==> flow/design.v <==
`timescale 1ns / 1ps
module gobblin(Clk,rst, Digx, Digy, GameOver,x,y, pmove,up,down,left,right
    );
	 input Clk,rst;
	 input [3:0] Digx,Digy;
	 input [2:0] up,down,left,right;
	 output reg [3:0] x,y;	 
	 output reg GameOver;
	 output reg [2:0] pmove;
	 reg [3:0] xtar,ytar;
	 initial x=4'd0;
	 initial y=4'd14;
	 initial xtar=4'd0;
	 initial ytar=4'd14;
	 initial GameOver=1'b0;
	 always @(posedge Clk) begin			 
		if (rst)	GameOver<=1'b0;
		else if ((Digx==x)&&(Digy==y)) GameOver<=1'b1;
	 end 
	 always @(posedge Clk) begin 
		if (rst) begin
	  		xtar<=4'd0;
			ytar<=4'd14;
		end else 
	  case (pmove)
		3'b000: if ((Digx<x)&&(up==0)) begin xtar<=x-1; pmove<=3'b000; end
			else if ((Digy<y)&&(left==0)) begin ytar<=y-1;pmove<=3'b010; end
			else if ((Digy>y)&&(right==0)) begin ytar<=y+1;pmove<=3'b011; end
			else if (up==0) begin xtar<=x-1;pmove<=3'b000; end
			else if (left==0) begin ytar<=y-1;pmove<=3'b010; end
			else if (right==0) begin ytar<=y+1;pmove<=3'b011; end
			else if (down==0) begin xtar<=x+1; pmove<=3'b001; end   
			else begin xtar<=x;			 
						ytar<=y;
			end
		3'b001: if ((Digx>x)&&(down==0)) begin xtar<=x+1; pmove<=3'b001; end
			else if ((Digy<y)&&(left==0)) begin ytar<=y-1;pmove<=3'b010; end
			else if ((Digy>y)&&(right==0)) begin ytar<=y+1;pmove<=3'b011; end
			else if (down==0) begin xtar<=x+1; pmove<=3'b001; end
			else if (left==0) begin ytar<=y-1;pmove<=3'b010; end
			else if (right==0) begin ytar<=y+1;pmove<=3'b011; end
			else if (up==0) begin xtar<=x-1;pmove<=3'b000; end
			else begin xtar<=x;			 
						ytar<=y;
			end
		3'b010: if ((Digy<y)&&(left==0)) begin ytar<=y-1; pmove<=3'b010; end
			else if ((Digx<x)&&(up==0)) begin xtar<=x-1;pmove<=3'b000; end
			else if ((Digx>x)&&(down==0)) begin xtar<=x+1; pmove<=3'b001; end
			else if (left==0) begin ytar<=y-1;pmove<=3'b010; end
			else if (up==0) begin xtar<=x-1;pmove<=3'b000; end
			else if (down==0) begin xtar<=x+1; pmove<=3'b001; end
			else if (right==0) begin ytar<=y+1;pmove<=3'b011; end
			else begin xtar<=x;			 
						ytar<=y;
			end
		3'b011: if ((Digy>y)&&(right==0)) begin ytar<=y+1; pmove<=3'b011; end
				else 	if ((Digx<x)&&(up==0)) begin xtar<=x-1;pmove<=3'b000; end
			else if ((Digx>x)&&(down==0)) begin xtar<=x+1; pmove<=3'b001; end
			else if (right==0) begin ytar<=y+1;pmove<=3'b011; end
			else if (up==0) begin xtar<=x-1;pmove<=3'b000; end
			else if (down==0) begin xtar<=x+1; pmove<=3'b001; end
			else if (left==0) begin ytar<=y-1;pmove<=3'b010; end
			else begin xtar<=x;			 
						ytar<=y;
			end
		default: 
			if ((Digx<x)&&(up==0)) begin xtar<=x-1;pmove<=3'b000; end
			else if ((Digx>x)&&(down==0)) begin xtar<=x+1; pmove<=3'b001; end
			else if ((Digy<y)&&(left==0)) begin ytar<=y-1;pmove<=3'b010; end
			else if ((Digy>y)&&(right==0)) begin ytar<=y+1;pmove<=3'b011; end
			else if (up==0) begin xtar<=x-1;pmove<=3'b000; end
			else if (down==0) begin xtar<=x+1; pmove<=3'b001; end
			else if (left==0) begin ytar<=y-1;pmove<=3'b010; end
			else if (right==0) begin ytar<=y+1;pmove<=3'b011; end
			else begin xtar<=x;			 
						  ytar<=y;
			end
	  endcase
	 end
	 always @(negedge Clk) begin
	 	if (rst) begin
			x<=4'd0;
			y<=4'd14;
		end else if (GameOver==0)
		begin
			x<=xtar;
			y<=ytar;
		end
	 end
endmodule
# Tool chain data of gobblin
# The steps from the RTL of gobblin to its reports follow in flow order.
# Line numbers count from 1 in the design file above.
# Operators: Yosys type, input widths -> output width; for muxes data width and select width s.
# Cell names lack the library's common part.
design:
  top_module: "gobblin"
  clk_port: "Clk"
  lib: "sky130hd"
  lib_corner: "tt_025C_1v80"

# Word level
# Source: Yosys, flattened and elaborated, memories not mapped. Widths are those after wreduce. Registers that Yosys merges into a memory's read port (data or address) are not register bits. Print and check cells do not count. Equal cells are merged and count once.
classes:
  addsub: 4
  mul: 0
  n_div: 0
  compare: 4
  eq_ne: 41
  shift: 0
  n_mux: 108
  bitwise: 1
  n_reduce_logical: 13
ops:
  columns: ["op", "count"]
  rows:
  - ["$mux 4", 70]
  - ["$mux 3", 35]
  - ["$ne 4x4->1 const B", 12]
  - ["$pmux 4 s4", 2]
  - ["$ne 3x3->1 const B", 8]
  - ["$ne 8x8->1 const B", 3]
  - ["$reduce_and 18->1", 1]
  - ["$reduce_and 15->1", 1]
  - ["$logic_not 3->1", 5]
  - ["$ne 6x3->1 const B", 2]
  - ["$ne 6x6->1 const B", 2]
  - ["$pmux 3 s4", 1]
  - ["$ne 2x2->1 const B", 4]
  - ["$add 4x1->4 const B", 2]
  - ["$sub 4x1->4 const B", 2]
  - ["$ne 4x1->1 const B", 2]
  - ["$ne 4x3->1 const B", 2]
  - ["$gt 4x4->1", 2]
  - ["$lt 4x4->1", 2]
  - ["$eq 4x4->1", 2]
  - ["$eq 3x2->1 const B", 2]
  - ["$logic_and 1x1->1", 5]
  - ["$ne 5x5->1 const B", 1]
  - ["$reduce_and 4->1", 1]
  - ["$eq 3x1->1 const B", 1]
  - ["$not 1->1", 1]
bits:
  register_bits: 20
  latch_bits: 0
  ramBits: 0
  romBits: 0
  clocked_rd_ports_x_width: 0
  n_memories: 0
  output_inout_bits: 12
  word_cells: 177

# Longest topological paths
# Longest topological path by Yosys (ltp), each cell counted once; first at word level (registers and memories cut), then after technology mapping (sequential cells cut; the memories' decode and read muxes count).
logic_depth:
  word_depth: 10
  ABC_AREA: 0
  ltp_mapped: 9
  depth_no_buf: 9

# Mapped cells and area
# Source: synth_stat.txt of the flow (Yosys; design flattened, memories mapped). It holds for the ABC_AREA given above (unset counts as 0); a run with the other value may have another netlist.
# The area totals of this step are shown rounded.
mapped:
  cells: 258
  yosys_area_mm2: 0.00207
  sequential_area_mm2: 0.00043
  flip_flops: 20
  buffers: 14
types:
  columns: ["cell", "count"]
  rows:
  - ["dfxtp_1", 17]
  - ["ha_1", 12]
  - ["mux2i_1", 13]
  - ["nor2_1", 27]
  - ["edfxtp_1", 3]
  - ["nand2_1", 18]
  - ["a21oi_1", 13]
  - ["o21ai_0", 13]
  - ["xnor2_1", 7]
  - ["a211oi_1", 7]
  - ["nor3_1", 10]
  - ["inv_1", 12]
  - ["buf_6", 3]
  - ["a31oi_1", 5]
  - ["nor2b_1", 5]
  - ["or3_1", 5]
  - ["nand3_1", 6]
  - ["a2111oi_4", 1]
# Other cell types: 54; their cells: 81.

# Stored flow runs of gobblin (2 of them; Yosys, OpenROAD, sky130hd). They differ in their settings and are not a sequence. Constraints: input delay and output delay 20% of the set period each, output load 0.01 pF.
# "total_power_w" is the tool's figure for a default switching activity; nothing was simulated.
# The results are shown rounded.
runs:
  - name: "flow run 1"
    settings:
      period_ns: 5.42
      CORE_UTILIZATION: 48
      PLACE_DENSITY_LB_ADDON: 0.01
      CORE_MARGIN: 9
      TNS_END_PERCENT: 85
      CAP_MARGIN: 20
      MIN_ROUTING_LAYER: "met1"
      SLEW_MARGIN: 20
    results:
      total_power_w: 0.000564
      final_hold_ws_ps: 477
      die_mm2: 0.00701
      synthArea_mm2: 0.00207
      finalUtil_pct: 66.2
      worst_setup_slack_ps: 95
      layout_stdcell_area_mm2: 0.00271
      timing.setup.tns_ps: 0
  - name: "flow run 2"
    settings:
      period_ns: 7.41
      CORE_UTILIZATION: 42
      PLACE_DENSITY_LB_ADDON: 0.24
      CORE_ASPECT_RATIO: 0.8
      CELL_PAD_IN_SITES_GLOBAL_PLACEMENT: 0
      TNS_END_PERCENT: 30
      GPL_TIMING_DRIVEN: 0
      GPL_ROUTABILITY_DRIVEN: 0
      CTS_CLUSTER_DIAMETER: 44
      MAX_ROUTING_LAYER: "met4"
      CAP_MARGIN: 20
      CORE_MARGIN: 2
      SLEW_MARGIN: 20
    results:
      total_power_w: 0.000406
      final_hold_ws_ps: 472
      die_mm2: 0.00552
      synthArea_mm2: 0.00207
      finalUtil_pct: 55.0
      worst_setup_slack_ps: 485
      layout_stdcell_area_mm2: 0.00257
      timing.setup.tns_ps: 0
