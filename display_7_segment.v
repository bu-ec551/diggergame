==> flow/design.v <==
`timescale 1ns / 1ps
module bcd( 
	input [15:0] binary,
	output reg [3:0] one,
	output reg [3:0] ten,
	output reg [3:0] hundred
	);
	integer i;
	always@(binary)
	begin
		hundred=4'd0;
		ten=4'd0;
		one=4'd0;
		for (i=15; i>=0; i=i-1)
		begin
			if (hundred >=5)
				hundred = hundred + 3;
			if (ten >=5)
				ten = ten +3;
			if (one >=5)
				one = one + 3;
			hundred = hundred << 1;
			hundred[0] = ten[3];
			ten = ten << 1;
			ten[0] = one[3];
			one = one << 1;
			one[0] = binary[i];
		end
	end
endmodule
`timescale 1ns / 1ps
module display_7_segment(clk,in,an,out);
	output reg [3:0] an;
	output reg [7:0] out;
	input	 clk;
	input  [15:0] in;
	reg	[1:0] count = 0;
	wire	[3:0] one,ten,hundred;
	wire	[7:0] one_7,ten_7,hundred_7,thous_7;
bcd bcd_scoresystem(
    .binary(in), 
    .one(one), 
    .ten(ten), 
    .hundred(hundred)
    );
seven_segment M1(one,one_7);
seven_segment M2(ten,ten_7);
seven_segment M3(hundred,hundred_7);
seven_segment M4(4'd10,thous_7);
always @(posedge clk) begin
case(count)
2'b00: begin an = 4'b1110; out = one_7; end
2'b01: begin an = 4'b1101; out = ten_7; end
2'b10: begin an = 4'b1011; out = hundred_7; end
2'b11: begin an = 4'b0111; out = thous_7; end
endcase
count = count + 1;
end
endmodule
`timescale 1ns/1ps
module seven_segment(in,out);
	input[3:0] in;
	output[7:0] out;
	reg[7:0] out;
	always@(in)
		case(in)
		4'd0: out <= 8'h03;
		4'd1: out <= 8'h9F;
		4'd2: out <= 8'h25;
		4'd3: out <= 8'h0D;
		4'd4: out <= 8'h99;
		4'd5: out <= 8'h49;
		4'd6: out <= 8'h41;
		4'd7: out <= 8'h1F;
		4'd8: out <= 8'h01;
		4'd9: out <= 8'h09;
		default: out<=8'hff;
		endcase
endmodule
# [Step by step through the tools: display_7_segment]
# What the tools print for display_7_segment, step after step.
# Lines are those of the file above, counted from 1.
# Library cell names are shortened.
# The mark -- stands for no value.
[inputs] top="display_7_segment" clock_port="clk" cell_library="sky130hd" pvt_corner="tt_025C_1v80"

# [After elaboration]
# Source: Yosys, flattened and elaborated, memories not mapped. Widths are those after wreduce; folded enables and synchronous resets count as part of the registers. Registers that Yosys merges into a memory's read port (data or address) are not register bits. Print and check cells do not count.
# Yosys's memory passes give these memory sizes; they may raise the number of words (mostly to a power of two), join words into wider ones and drop unused or constant bits.
[word_totals] regBits=14 romBits=448 mem_count=4 input_bits=17
[mem_list] name="(no name shown)" words=16 word_bits=7 read_ports=1 wr=0 line=66 rtl="case(in)"
[mem_list] name="(no name shown)" words=16 word_bits=7 read_ports=1 wr=0 line=66
[mem_list] name="(no name shown)" words=16 word_bits=7 read_ports=1 wr=0 line=66
[mem_list] name="(no name shown)" words=16 word_bits=7 read_ports=1 wr=0 line=66
[op_classes] addsub=43 n_cmp=42 eq_ne=3 mux=44 n_reduce_logical=1
[ops] operator="4-bit by 3-bit >= comparator with 1-bit output with constant B" n=39
[ops] operator="4-bit by 2-bit adder with 4-bit output with constant B" n=27
[ops] operator="4-bit two-way mux" n=27
[ops] operator="3-bit two-way mux" n=15
[ops] operator="3-bit by 2-bit adder with 3-bit output with constant B" n=12
[ops] operator="8-bit case mux with 4-bit select" n=1
[ops] operator="4-bit case mux with 4-bit select" n=1
[ops] operator="1-bit by 2-bit adder with 3-bit output with constant A and B" n=2
[ops] operator="1-bit by 3-bit >= comparator with 1-bit output with constant A and B" n=2
[ops] operator="2-bit == test with constant B" n=2
[ops] operator="1-bit by 2-bit adder with 3-bit output with constant B" n=1
[ops] operator="1-bit by 3-bit >= comparator with 1-bit output with constant B" n=1
[ops] operator="2-bit by 1-bit adder with 2-bit output with constant B" n=1
[ops] operator="2-bit by 1-bit == test with 1-bit output with constant B" n=1
[ops] operator="2-bit logical NOT" n=1

# [Depth]
# Depth = most cells in a row (Yosys ltp): at word level without a register or memory, in the mapped netlist without a sequential cell, where the memories' decode and read muxes count.
[depth] word_depth=30 ABC_AREA=0 mapped_depth=74 mapped_depth_nobuf=72

# [Mapped cells and area]
# The flow's flattened synthesis, as Yosys stat reports it; memories are mapped. The netlist is that of the ABC_AREA named above (0 if unset); the other value can give another one.
# Totals and module areas in this step are rounded.
[synth_totals] mapped_cells=863 yosys_area_um2=6160 seq_area_um2=260 flip_flops=13 buf_cells=42
[by_type] cell_type="ha_1" n=50 area_total_um2=625.6
[by_type] cell_type="nand2_1" n=70 area_total_um2=262.752
[by_type] cell_type="dfxtp_1" n=13 area_total_um2=260.25
[by_type] cell_type="a21oi_1" n=48 area_total_um2=240.23
[by_type] cell_type="o21ai_0" n=48 area_total_um2=240.23
[by_type] cell_type="nor2_1" n=61 area_total_um2=228.97
[by_type] cell_type="inv_1" n=55 area_total_um2=206.448
[by_type] cell_type="nand3_1" n=40 area_total_um2=200.192
[by_type] cell_type="mux2i_1" n=17 area_total_um2=170.163
[by_type] cell_type="o211ai_1" n=20 area_total_um2=150.144
[by_type] cell_type="a31oi_1" n=23 area_total_um2=143.888
[by_type] cell_type="nor3_1" n=25 area_total_um2=125.12
[by_type] cell_type="a21o_1" n=14 area_total_um2=105.101
[by_type] cell_type="xnor2_1" n=12 area_total_um2=105.101
[by_type] cell_type="and3_1" n=16 area_total_um2=100.096
[by_type] cell_type="a211oi_1" n=13 area_total_um2=97.594
[by_type] cell_type="clkbuf_1" n=26 area_total_um2=97.594
[by_type] cell_type="mux2_2" n=8 area_total_um2=90.086
# Not listed: further types 99, cells in them 304.
# By module: a second synthesis without flattening, with its own total; a netlist apart from the flattened one above.
[unflattened] cells_unflattened=846 hier_area_um2=6050
# Rows give one instance, submodules left out.
[by_module] module="bcd" n_inst=1 cells=653 mod_area_um2=4610 mod_seq_area_um2=0.0
[by_module] module="seven_segment" n_inst=4 cells=35 mod_area_um2=221 mod_seq_area_um2=0.0
[by_module] module="display_7_segment" n_inst=1 cells=53 mod_area_um2=558 mod_seq_area_um2=280

# [Path before layout]
# Source: OpenSTA report_checks on the synthesized netlist (no wires, ideal clock, input and output delay 20% of the period each), path of least setup slack; recovery checks are left aside. Register names are those of the netlist, which keeps one name where synthesis merged equal registers.
[synth_timing] kind="input port to flip-flop" start="in in[14]" end="reg out[2]" tclk_ns=16.3 input_delay_ns=3.260 setup_time_ns=0.074 t_first_pin_ns=3.260 t_arrival_ns=15.081 slack_ns=1.145 path_delay_ns=11.895 driving_pins=71 synth_period_reached_ns=15.155
# "path_delay_ns" is the arrival time less input delay plus setup time.
# "driving_pins": output pins that drive a net of the path, with the launching flip-flop's if there is one; two outputs of one cell count as two.
# "synth_period_reached_ns" = period - worst setup slack (recovery checks aside). The figure is calculated, with input and output delays left at 20% of the set period.
# Between the ends stands the longest chain of elaborated cells between them, by number of cells; it is not shown to be the way that was timed. Of several equally long chains one is given.
# Each line given opens the expression or statement behind the cell; cells for indexed reads and writes are added by Yosys, which also makes memories of some case tables.
# The chain passes a memory read, where the word-level depth is cut; so it can be longer than that depth.
# At most two assigning lines are given for a register; there are more.
[synth_via] path_cell_list="inv_1 > ha_1 > inv_1 > ha_1 > buf_6 > a21oi_1 > xnor2_1 > inv_1 > ha_1 > and2b_2 > a211oi_2 > o2111a_1 > clkinv_1 > ha_1 > nand2b_1 > clkbuf_1 > nand4_1 > and2_1 > [... 35 more ...] > inv_1 > ha_1 > a211oi_1 > a41oi_1 > a211oi_1 > or2_2 > ha_1 > o21bai_1 > a211oi_1 > nor2_1 > inv_1 > ha_1 > or4_1 > a31oi_1 > o2bb2ai_1 > mux2i_1 > o21ai_0 > a31oi_1" elab_chain_cells=30 cells_between=121 classes_between="39 x add/sub; 39 x compare; 40 x mux; 3 x memory"
[synth_lines] item="from (decl)" line=36 rtl="input [15:0] in;"
[synth_lines] item="4-bit by 2-bit adder with 4-bit output" line=21 rtl="one = one + 3;"
[synth_lines] item="4-bit two-way mux" line=20 rtl="if (one >=5)"
[synth_lines] item="4-bit by 3-bit >= comparator with 1-bit output" line=20
[synth_lines] item="4-bit two-way mux" line=20
[synth_lines] item="4-bit by 3-bit >= comparator with 1-bit output" line=20
[synth_lines] item="4-bit two-way mux" line=20
[synth_lines] item="4-bit by 3-bit >= comparator with 1-bit output" line=20
[synth_lines] item="[... 16 more ...]"
[synth_lines] item="4-bit two-way mux" line=20
[synth_lines] item="4-bit by 2-bit adder with 4-bit output" line=21
[synth_lines] item="4-bit two-way mux" line=20
[synth_lines] item="4-bit by 2-bit adder with 4-bit output" line=19 rtl="ten = ten +3;"
[synth_lines] item="4-bit two-way mux" line=18 rtl="if (ten >=5)"
[synth_lines] item="memory 16 x 7 bit" line=66 rtl="case(in)"
[synth_lines] item="8-bit case mux with 4-bit select" line=51 rtl="case(count)"
[synth_lines] item="to (assign)" line=52 rtl="2'b00: begin an = 4'b1110; out = one_7; end"
[synth_lines] item="to (assign)" line=53 rtl="2'b01: begin an = 4'b1101; out = ten_7; end"
[synth_lines] item="to (decl)" line=34 rtl="output reg [7:0] out;"

# [Worst path after layout]
# Path of least setup slack in the final report of entry A (OpenROAD, finished layout, wires in). Where an end is a register, its clock arrival counts in the times.
[layout_timing] kind="input port to flip-flop" start="in in[13]" end="reg out[4]" tclk_ns=10.7 input_delay_ns=2.14 setup_time_ns=0.08 t_first_pin_ns=2.14 t_arrival_ns=12.62 slack_ns=-1.76 driving_pins=70
# Between the ends stands the longest chain of elaborated cells between them, by number of cells; it is not shown to be the way that was timed. Of several equally long chains one is given.
# The chain passes a memory read, where the word-level depth is cut; so it can be longer than that depth.
# At most two assigning lines are given for a register; there are more.
[layout_via] path_cell_list="buf_12 > inv_12 > ha_4 > inv_2 > ha_4 > a21oi_4 > xnor2_2 > inv_2 > ha_4 > and2b_2 > or4_1 > o2111a_2 > clkinv_4 > ha_4 > nor2b_4 > buf_6 > nor2_2 > a32o_1 > [... 34 more ...] > inv_2 > ha_4 > a211oi_4 > a41oi_2 > a211oi_2 > or2_4 > ha_4 > o21bai_4 > a211oi_2 > nor2_2 > inv_2 > ha_4 > or4_4 > a31oi_4 > o2bb2ai_4 > a21oi_2 > a21o_1 > a31oi_1" elab_chain_cells=28 cells_between=112 classes_between="36 x add/sub; 36 x compare; 37 x mux; 3 x memory"
[layout_lines] item="from (decl)" line=36 rtl="input [15:0] in;"
[layout_lines] item="4-bit by 2-bit adder with 4-bit output" line=21 rtl="one = one + 3;"
[layout_lines] item="4-bit two-way mux" line=20 rtl="if (one >=5)"
[layout_lines] item="4-bit by 3-bit >= comparator with 1-bit output" line=20
[layout_lines] item="4-bit two-way mux" line=20
[layout_lines] item="4-bit by 3-bit >= comparator with 1-bit output" line=20
[layout_lines] item="4-bit two-way mux" line=20
[layout_lines] item="4-bit by 3-bit >= comparator with 1-bit output" line=20
[layout_lines] item="[... 14 more ...]"
[layout_lines] item="4-bit two-way mux" line=20
[layout_lines] item="4-bit by 2-bit adder with 4-bit output" line=21
[layout_lines] item="4-bit two-way mux" line=20
[layout_lines] item="4-bit by 2-bit adder with 4-bit output" line=19 rtl="ten = ten +3;"
[layout_lines] item="4-bit two-way mux" line=18 rtl="if (ten >=5)"
[layout_lines] item="memory 16 x 7 bit" line=66 rtl="case(in)"
[layout_lines] item="8-bit case mux with 4-bit select" line=51 rtl="case(count)"
[layout_lines] item="to (assign)" line=52 rtl="2'b00: begin an = 4'b1110; out = one_7; end"
[layout_lines] item="to (assign)" line=53 rtl="2'b01: begin an = 4'b1101; out = ten_7; end"
[layout_lines] item="to (decl)" line=34 rtl="output reg [7:0] out;"

Lab notebook: display_7_segment

Module display_7_segment, platform sky130hd: 2 stored runs of the flow (Yosys, OpenROAD) with differing settings, in no particular order. Input and output delays are each 20% of the period that was set; the output load is 0.01 pF.
"period_reached_ns" is the run's clock period less its worst setup slack. It is reckoned from that one timing run; input and output delays stay at 20% of the period that was set.
"worst_path_allowed_less_slack_ns" means the part of the period allowed to the worst setup path (the constraints hold back 20% at inputs and 20% at outputs) less its slack; where the path has registers, the arrival times of their clocks count too.
The results are shown rounded.

[flow] entry A: files
==> flow/run.sh <==
#!/bin/bash
# the make line also repeats the synthesis and layout settings of config.mk as NAME=value (left out here)
make -C /OpenROAD-flow-scripts/flow DESIGN_CONFIG=/design/flow/config.mk WORK_HOME=/design/flow/orfs CLKGATE_MAP_FILE= finish
==> flow/config.mk <==
export PLATFORM = sky130hd
export DESIGN_NAME = display_7_segment
export DESIGN_NICKNAME = display_7_segment
export VERILOG_FILES = /design/flow/design.v
export SDC_FILE = /design/flow/constraint.sdc
export NUM_CORES = 4
export LEC_CHECK = 0
export CAP_MARGIN = 20
export CORE_MARGIN = 2
export CORE_UTILIZATION = 40
export SLEW_MARGIN = 20
==> flow/constraint.sdc <==
create_clock -name core_clock -period 10.7 [get_ports {clk}]
set_input_delay 2.1400 -clock core_clock [delete_from_list [all_inputs] [get_ports {clk}]]
set_output_delay 2.1400 -clock core_clock [all_outputs]
set_load 0.01 [all_outputs]

[flow] entry A: metrics
[metrics] synth_chip_area_um2 = 6160
[metrics] worst_path_allowed_less_slack_ns = 10.32
[metrics] worstPathKind = input port to flip-flop
[metrics] holdWs_ns = 0.551
[metrics] period_reached_ns = 12.459
[metrics] utilization_pct = 65.3
[metrics] final_die_area_um2 = 16400
[metrics] fin_ws_ns = -1.76
[metrics] post_route_stdcell_area_um2 = 9880
[metrics] tns_setup_ns = -12.1

[flow] entry B: files
==> flow/run.sh <==
#!/bin/bash
# the make line also repeats the synthesis and layout settings of config.mk as NAME=value (left out here)
make -C /OpenROAD-flow-scripts/flow DESIGN_CONFIG=/design/flow/config.mk WORK_HOME=/design/flow/orfs CLKGATE_MAP_FILE= finish
==> flow/config.mk <==
export PLATFORM = sky130hd
export DESIGN_NAME = display_7_segment
export DESIGN_NICKNAME = display_7_segment
export VERILOG_FILES = /design/flow/design.v
export SDC_FILE = /design/flow/constraint.sdc
export NUM_CORES = 4
export LEC_CHECK = 0
export ABC_AREA = 0
export CAP_MARGIN = 20
export CELL_PAD_IN_SITES_DETAIL_PLACEMENT = 0
export CORE_MARGIN = 10
export CORE_UTILIZATION = 53
export HOLD_SLACK_MARGIN = 0.27
export PLACE_DENSITY_LB_ADDON = 0.3
export SLEW_MARGIN = 20
==> flow/constraint.sdc <==
create_clock -name core_clock -period 11.8 [get_ports {clk}]
set_input_delay 2.3600 -clock core_clock [delete_from_list [all_inputs] [get_ports {clk}]]
set_output_delay 2.3600 -clock core_clock [all_outputs]
set_load 0.01 [all_outputs]

[flow] entry B: metrics
[metrics] fin_ws_ns = -1.33
[metrics] post_route_stdcell_area_um2 = 9570
[metrics] tns_setup_ns = -8.64
[metrics] final_die_area_um2 = 16300
[metrics] utilization_pct = 83.8
[metrics] worst_path_allowed_less_slack_ns = 10.77
[metrics] worstPathKind = input port to flip-flop
[metrics] period_reached_ns = 13.130
[metrics] synth_chip_area_um2 = 6160
[metrics] holdWs_ns = 0.568
